==> flow/design.v <==
`timescale 1ns / 1ps
module seg7decimal(
	input y,
    input clk,
    output reg [6:0] a_to_g,
    output reg [3:0] an,
    output wire dp
	 );
wire [1:0] s;	 
reg [3:0] digit;
wire [3:0] aen;
reg [19:0] clkdiv;
reg [15:0]x;
assign dp = 1;
assign s = clkdiv[19:18];
assign aen = 4'b1111;  
always @(*) begin
    if(y==0) begin
        x[3:0]=4'b0000;
        x[7:4]=4'b0001;
        x[11:8]=4'b0010;
        x[15:12]=4'b0011;
    end
    else
    begin
        x[3:0]=4'b0110;
        x[7:4]=4'b0101;
        x[11:8]=4'b0000;
        x[15:12]=4'b0100;
    end
end
always @(posedge clk) 
	case(s)
	0:digit = x[3:0];  
	1:digit = x[7:4];  
	2:digit = x[11:8];  
	3:digit = x[15:12];  
	default:digit = x[3:0];
	endcase
	always @(*)
case(digit)
0:a_to_g = 7'b0000110; 
1:a_to_g = 7'b0010010; 
2:a_to_g = 7'b1000000; 
3:a_to_g = 7'b1000111; 
4:a_to_g = 7'b0011001; 
5:a_to_g = 7'b0001000; 
6:a_to_g = 7'b0001001; 
default: a_to_g = 7'b0000000;  
endcase
always @(*)begin
an=4'b1111;
if(aen[s] == 1)
an[s] = 0;
end
always @(posedge clk  ) begin
clkdiv <= clkdiv+1;
end
endmodule
# == From RTL to reports: seg7decimal ==
# Tool output for the design above, in the order of the flow.
# Line numbers count from 1 in the design file above.
# Library cell names are shortened.
# The mark n/a stands for no value.
# setup
top_module,seg7decimal
clk_port,clk
cell_library,sky130hd
lib_corner,tt_025C_1v80

# == Word-level counts ==
# Counts by Yosys on the flattened word-level netlist (proc, flatten, opt, wreduce; memories kept). Register bits leave out memories and registers merged into their read ports (data or address); mux counts leave out enables and synchronous resets folded into registers. Print and check cells are left out. Cells with the same type and inputs are merged into one.
# word_totals
out_inout_bits,12
elab_cells,27
reg_bits,24
input_bits,2
# classes
reduce_and_logical,2
equal,9
addsub,2
muxes,7
shift,3
logic,2
# ops
operator,n
parallel mux 7 bit (select 7 bit),1
adder 20 x 1 -> 20 bit (second input constant),1
parallel mux 4 bit (select 4 bit),1
equality test 4 x 3 -> 1 bit (second input constant),3
two-way mux 3 bit,3
variable shift 1 x 3 -> 4 bit (first input constant),2
equality test 4 x 2 -> 1 bit (second input constant),2
equality test 2 bit (second input constant),2
equality test 4 x 1 -> 1 bit (second input constant),1
variable part select 4 x 2 -> 1 bit (first input constant),1
bitwise OR 4 bit,1
NOT 4 bit,1
logical NOT 4 bit,1
two-way mux 4 bit,1
negation 2 -> 3 bit,1
equality test 2 x 1 -> 1 bit (second input constant),1
logical NOT 2 bit,1
two-way mux 2 bit,1

# == Depth ==
# Longest topological path by Yosys (ltp), each cell counted once; first at word level (registers and memories cut), then after technology mapping (sequential cells cut; the memories' decode and read muxes count).
# depth
ltp_word,5
ABC_AREA,0
mapped_depth,5
depth_no_buf,5

# == Synthesis result ==
# Source: synth_stat.txt of the flow (Yosys; design flattened, memories mapped). It holds for the ABC_AREA given above (unset counts as 0); a run with the other value may have another netlist.
# mapped
flip_flops,27
sequential_area_um2,540.5
mapped_cells,103
n_buf,2
area_um2,1039.7
# by_type
cell,n,type_area_um2
dfxtp_1,27,540.518
xor2_1,12,105.101
xnor2_1,7,61.309
nor2_1,11,41.29
nand2_1,8,30.029
nand3_2,3,30.029
or2_2,4,25.024
or3_1,4,25.024
nor4_4,1,21.27
nor2_2,3,18.768
and4_1,2,17.517
buf_4,2,15.014
inv_1,4,15.014
nand3_1,3,15.014
ha_1,1,12.512
nand2b_1,2,12.512
nand4_1,2,12.512
or4_4,1,11.261
# Not listed: further types 4, cells in them 6.

# == Path before layout ==
# Source: OpenSTA report_checks on the synthesized netlist (no wires, ideal clock, input and output delay 20% of the period each), path of least setup slack; recovery checks are left aside. Register names are those of the netlist, which keeps one name where synthesis merged equal registers.
# synth_path
path_kind,register to register
startpoint,register clkdiv[0]
endpoint,register clkdiv[18]
setup_slack_ps,1604
setup_time_ps,72
tclk_ps,3000
driving_pins,6
path_delay_ps,1396
n_path_buf,0
launch_ps,0
arrival_ps,1324
t_required_ps,2928
synth_period_reached_ps,1396
# "path_delay_ps" is the arrival time less input delay plus setup time.
# "driving_pins": output pins that drive a net of the path, with the launching flip-flop's if there is one; two outputs of one cell count as two.
# "synth_period_reached_ps" = period - worst setup slack (recovery checks aside). The figure is calculated, with input and output delays left at 20% of the set period.
# The rows between start and end are the longest chain of elaborated cells between them; the timing report does not say that the signal goes this way. Where chains are equally long, one stands for them.
# Each line given opens the expression or statement behind the cell; cells for indexed reads and writes are added by Yosys, which also makes memories of some case tables.
# synth_via
cell_sequence,dfxtp_1 ha_1 nand4_1 or4_4 nor2_2 xor2_1
elab_chain_len,1
cells_between,1
lines_between,1
classes_between,add/sub: 1
# synth_rtl
item,line,source
start: declaration,12,reg [19:0] clkdiv;
start: assignment,57,clkdiv <= clkdiv+1;
adder 20 x 1 -> 20 bit,57,
end: assignment,57,
end: declaration,12,

# == Path in the finished layout ==
# Path of least setup slack in the final report of record 1 (OpenROAD, finished layout, wires in). Where an end is a register, its clock arrival counts in the times.
# The path's times are printed in steps of 10 ps; the period is the one set.
# layout_path
path_kind,register to register
startpoint,register clkdiv[1]
endpoint,register clkdiv[14]
setup_time_ps,60
tclk_ps,1210
setup_slack_ps,-190
arrival_ps,1620
t_required_ps,1420
driving_pins,6
launch_ps,270
n_path_buf,0
# The rows between start and end are the longest chain of elaborated cells between them; the timing report does not say that the signal goes this way. Where chains are equally long, one stands for them.
# layout_via
cell_sequence,dfxtp_2 ha_4 nand4_1 or4_4 nor2_2 xor2_1
elab_chain_len,1
cells_between,1
lines_between,1
classes_between,add/sub: 1
# layout_rtl
item,line,source
start: declaration,12,reg [19:0] clkdiv;
start: assignment,57,clkdiv <= clkdiv+1;
adder 20 x 1 -> 20 bit,57,
end: assignment,57,
end: declaration,12,

# Below are 2 stored runs of the flow (Yosys, OpenROAD; platform sky130hd) on seg7decimal, each with its settings and what was measured, unordered. Constraints: input delay and output delay 20% of the set period each, output load 0.01 pF.
# "period_less_ws_ps": clock period set for the run, less the worst setup slack. It is reckoned from that one timing run; input and output delays stay at 20% of the period that was set.
# "worstPathTime_ps" is the time allowed to the run's worst setup path (the clock period less input and output delay, where it has them) less its slack. Clock arrival times count: a late capture clock shortens it, a late launch clock lengthens it.
# "fin_power_mw": no workload was simulated; the value follows from the tool's default switching activity.
# "worstPathTime_ps" is given in steps of 10 ps.
# Settings: n/a = not set for that run.
run,period_ns,CORE_UTILIZATION,SETUP_SLACK_MARGIN,PLACE_DENSITY_LB_ADDON,CORE_MARGIN,CELL_PAD_IN_SITES_DETAIL_PLACEMENT,GPL_TIMING_DRIVEN,CAP_MARGIN,SLEW_MARGIN,CORE_ASPECT_RATIO,TNS_END_PERCENT,ABC_AREA,CTS_CLUSTER_SIZE,MAX_ROUTING_LAYER,synth_area_um2,design_die_area_um2,fin_power_mw,final_hold_ws_ps,final_cell_area_um2,tns_ps,ws_setup_ps,period_less_ws_ps,layout_utilization_frac,worstPathTime_ps,critical_path_kind
record 1,1.21,15,-0.02,0.0,2,0,1,15,20,n/a,n/a,n/a,n/a,n/a,1039.7,7613.4,1.475,472,1615.3,-1774,-193,1403,0.239,1400,register to register
record 2,2.6,15,n/a,0.12,2,n/a,1,5,0,0.84,85,1,68,met4,1186.1,8637.6,0.6877,474,1443.9,0,650,1950,0.189,1430,register to output
